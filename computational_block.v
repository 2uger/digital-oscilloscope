==> flow/design.v <==
module computation # (parameter DATA_SIZE=12,
                      parameter ADDR_SIZE=8)
                     (input clk_i,
                      input rst_i,
                      input [DATA_SIZE-1:0] sample_data_i,
                      input trigger_i,
                      output reg [DATA_SIZE-1:0] volt_max_o,
                      output reg [DATA_SIZE-1:0] volt_min_o,
                      output reg freq_o);
    reg [DATA_SIZE-1:0] max_t;
    reg [DATA_SIZE-1:0] min_t;
    always @ (posedge clk_i or negedge rst_i) begin
        if (!rst_i) begin
            volt_max_o <= 0;
            volt_min_o <= 0;
            max_t <= 0;
            min_t <= 2048;
            freq_o <= 0;
        end else begin
            if (trigger_i) begin
                {volt_max_o, volt_min_o} <= {max_t, min_t};
                max_t <= 0;
                min_t <= 2048;
            end else begin
                if (sample_data_i > max_t) max_t <= sample_data_i;
                if (sample_data_i < min_t) min_t <= sample_data_i;
            end
        end
    end
endmodule
Step by step through the tools: computation. The steps from the RTL of computation to its reports follow in flow order. Lines are those of the file above, counted from 1. Operators carry their Yosys type and port widths (W data, S select, Z words). Library cell names are shortened. A cell with -- has no value.

Top: computation. Clock port: clk_i. Cell library: sky130hd. Corner: tt_025C_1v80.

After elaboration. Counts by Yosys on the flattened word-level netlist (proc, flatten, opt, wreduce; memories kept). Register bits leave out memories and registers merged into their read ports (data or address). Print and check cells are left out. Cells with the same type and inputs are merged into one.

Under reductions and logical operators stands 2. Mux-type cells: 4. $lt $le $gt $ge: 2.

Operator list (count): $mux W12 (4); $gt A12 B12 Y1 (1); $lt A12 B12 Y1 (1); $reduce_bool A2 Y1 (2).

For output and inout bits the number is 25. Under bits of input ports stands 15. For elaborated cells the number is 12. Bits in registers: 48.

Longest topological paths. Longest topological path by Yosys (ltp), each cell counted once; first at word level (registers and memories cut), then after technology mapping (sequential cells cut; the memories' decode and read muxes count).

For depth after elaboration the number is 3. The figure for ABC_AREA is 0. For depth in mapped cells the number is 8. The figure for mapped depth without buffers is 7.

Netlist. Yosys stat after the flow's synthesis: flattened, memories mapped to cells. It holds for the ABC_AREA given above (unset counts as 0); a run with the other value may have another netlist. The area totals of this step are shown rounded.

For chip area (Yosys) the number is 0.00298 mm². The entry for standard cells after synthesis reads 323. Mapped flip-flops: 48. Under area of sequential cells stands 0.0012 mm².

Cells by type: dfrtp_1 (count 47, total area 1.18E+03 µm²); ha_1 (count 23, total area 287.776 µm²); mux2_2 (count 24, total area 270.259 µm²); nor2_1 (count 35, total area 131.376 µm²); nand3_1 (count 23, total area 115.11 µm²); mux2i_1 (count 11, total area 110.106 µm²); nand4_1 (count 16, total area 100.096 µm²); inv_1 (count 26, total area 97.594 µm²); o311ai_1 (count 11, total area 96.342 µm²); a22oi_1 (count 12, total area 90.086 µm²); o21ai_0 (count 14, total area 70.067 µm²); nand2_1 (count 17, total area 63.811 µm²); nor3_1 (count 12, total area 60.058 µm²); clkbuf_1 (count 15, total area 56.304 µm²); a21oi_1 (count 9, total area 45.043 µm²); dfstp_2 (count 1, total area 26.275 µm²); nor2b_1 (count 4, total area 25.024 µm²); a211o_1 (count 2, total area 17.517 µm²).

Not listed: further types 17, cells in them 21.

Timing after synthesis. OpenSTA on the mapped netlist: ideal clock, no wires. The path of least setup slack (recovery checks aside). Input and output delay are each 20% of the period. Register names are those of the netlist, which keeps one name where synthesis merged equal registers.

Path type: flip-flop to flip-flop. Start: register min_t[11]. End: register min_t[0]. Time at the first pin: 0 ps. Under driving pins on the path stands 9. Under buffers on the path stands 1. Under arrival time stands 1795 ps. Under setup slack stands 123 ps. Under delay of the path stands 1937 ps. The entry for clock period reads 2060 ps. The figure for data required time is 1918 ps. Under period reached after synthesis stands 1937 ps.

"delay of the path" = arrival - input delay + setup time. "driving pins on the path" counts driving pins, that of a launching flip-flop among them; a cell with two outputs on the path counts twice. "period reached after synthesis" is the clock period less the worst setup slack; recovery checks do not enter. This is arithmetic on one report: input and output delays are still those of the set period (20% each). Between the ends stands the longest chain of elaborated cells between them, by number of cells; it is not shown to be the way that was timed. Of several equally long chains one is given. Each line given opens the expression or statement behind the cell; cells for indexed reads and writes are added by Yosys, which also makes memories of some case tables. At most two assigning lines are given for a register; there are more.

Cell sequence: dfstp_2 > inv_1 > ha_1 > nand2_1 > o21ai_1 > clkbuf_1 > nor2_1 > mux2i_1 > o311ai_1. Length of the longest elaborated chain: 3.

RTL lines, path after synthesis: start, declared (line 11) `reg [DATA_SIZE-1:0] min_t;`; start, assigned (line 17) `min_t <= 2048;`; start, assigned (line 26) `if (sample_data_i < min_t) min_t <= sample_data_i;`; $lt A12 B12 Y1 (line 26); $mux W12 (line 26); $mux W12 (line 20) `if (trigger_i) begin`; end, assigned (line 17); end, assigned (line 26); end, declared (line 11).

Timing after layout. Path of least setup slack in the final report of job 2 (OpenROAD, finished layout, wires in). Where an end is a register, its clock arrival counts in the times. The report prints the path's times to 10 ps; the period is as set.

Path type: input port to flip-flop. Start: input port sample_data_i[2]. End: register min_t[5]. Under arrival time stands 2300 ps. Under setup slack stands -40 ps. The figure for data required time is 2270 ps. Under buffers on the path stands 2. For external input delay the number is 420 ps. Under driving pins on the path stands 8. Time at the first pin: 420 ps. The entry for clock period reads 2090 ps.

Between the ends stands the longest chain of elaborated cells between them, by number of cells; it is not shown to be the way that was timed. Of several equally long chains one is given. At most two assigning lines are given for a register; there are more.

Cell sequence: clkdlybuf4s50_1 > ha_2 > nor3_2 > nor4_2 > a21o_1 > clkbuf_16 > mux2i_1 > o311ai_1. Length of the longest elaborated chain: 3.

RTL lines, path after layout: start, declared (line 5) `input [DATA_SIZE-1:0] sample_data_i,`; $lt A12 B12 Y1 (line 26) `if (sample_data_i < min_t) min_t <= sample_data_i;`; $mux W12 (line 26); $mux W12 (line 20) `if (trigger_i) begin`; end, assigned (line 17) `min_t <= 2048;`; end, assigned (line 26); end, declared (line 11) `reg [DATA_SIZE-1:0] min_t;`.

--- measured runs ---
Top module computation; platform sky130hd; tools Yosys and OpenROAD; 2 stored runs in no particular order. Input and output delays are each 20% of the period that was set; the output load is 0.01 pF. "period achieved": clock period set for the run, less the worst setup slack. It is reckoned from that one timing run; input and output delays stay at 20% of the period that was set. "worst path time" means the part of the period allowed to the worst setup path (the constraints hold back 20% at inputs and 20% at outputs) less its slack; where the path has registers, the arrival times of their clocks count too. "power consumption": no workload was simulated; the value follows from the tool's default switching activity. "worst path time" is given in steps of 10 ps. The measured numbers are rounded.

Files of job 1:
==> flow/run.sh <==
#!/bin/bash
# the make line also repeats the synthesis and layout settings of config.mk as NAME=value (left out here)
make -C /OpenROAD-flow-scripts/flow DESIGN_CONFIG=/design/flow/config.mk WORK_HOME=/design/flow/orfs CLKGATE_MAP_FILE= finish
==> flow/config.mk <==
export PLATFORM = sky130hd
export DESIGN_NAME = computation
export DESIGN_NICKNAME = computation
export VERILOG_FILES = /design/flow/design.v
export SDC_FILE = /design/flow/constraint.sdc
export NUM_CORES = 4
export LEC_CHECK = 0
export ABC_AREA = 0
export CAP_MARGIN = 20
export CORE_ASPECT_RATIO = 1.42
export CORE_MARGIN = 2
export CORE_UTILIZATION = 67
export CTS_CLUSTER_SIZE = 83
export GPL_ROUTABILITY_DRIVEN = 0
export GPL_TIMING_DRIVEN = 0
export HOLD_SLACK_MARGIN = -0.09
export MIN_ROUTING_LAYER = met1
export PLACE_DENSITY_LB_ADDON = 0.2
export SETUP_SLACK_MARGIN = 0.39
export SLEW_MARGIN = 20
export TNS_END_PERCENT = 15
==> flow/constraint.sdc <==
create_clock -name core_clock -period 1.86 [get_ports {clk_i}]
set_input_delay 0.3720 -clock core_clock [delete_from_list [all_inputs] [get_ports {clk_i}]]
set_output_delay 0.3720 -clock core_clock [all_outputs]
set_load 0.01 [all_outputs]

Outcome of job 1: unfinished; error DPL-0038 in routing.

Files of job 2:
==> flow/run.sh <==
#!/bin/bash
# the make line also repeats the synthesis and layout settings of config.mk as NAME=value (left out here)
make -C /OpenROAD-flow-scripts/flow DESIGN_CONFIG=/design/flow/config.mk WORK_HOME=/design/flow/orfs CLKGATE_MAP_FILE= finish
==> flow/config.mk <==
export PLATFORM = sky130hd
export DESIGN_NAME = computation
export DESIGN_NICKNAME = computation
export VERILOG_FILES = /design/flow/design.v
export SDC_FILE = /design/flow/constraint.sdc
export NUM_CORES = 4
export LEC_CHECK = 0
export CAP_MARGIN = 20
export CORE_MARGIN = 2
export CORE_UTILIZATION = 62
export SLEW_MARGIN = 20
==> flow/constraint.sdc <==
create_clock -name core_clock -period 2.09 [get_ports {clk_i}]
set_input_delay 0.4180 -clock core_clock [delete_from_list [all_inputs] [get_ports {clk_i}]]
set_output_delay 0.4180 -clock core_clock [all_outputs]
set_load 0.01 [all_outputs]

Results of job 2. The synthesized cell area reads 0.00298 mm². The die outline area reads 0.00538 mm². The final design utilization is 83.9%. The setup slack of the critical path reads -37 ps. The measured total negative slack on setup checks is -37 ps. The power consumption stands at 3.98 mW. For the period achieved the run shows 2127 ps. For the worst path time the run shows 1710 ps. Critical path kind: input port to flip-flop.
--- end ---
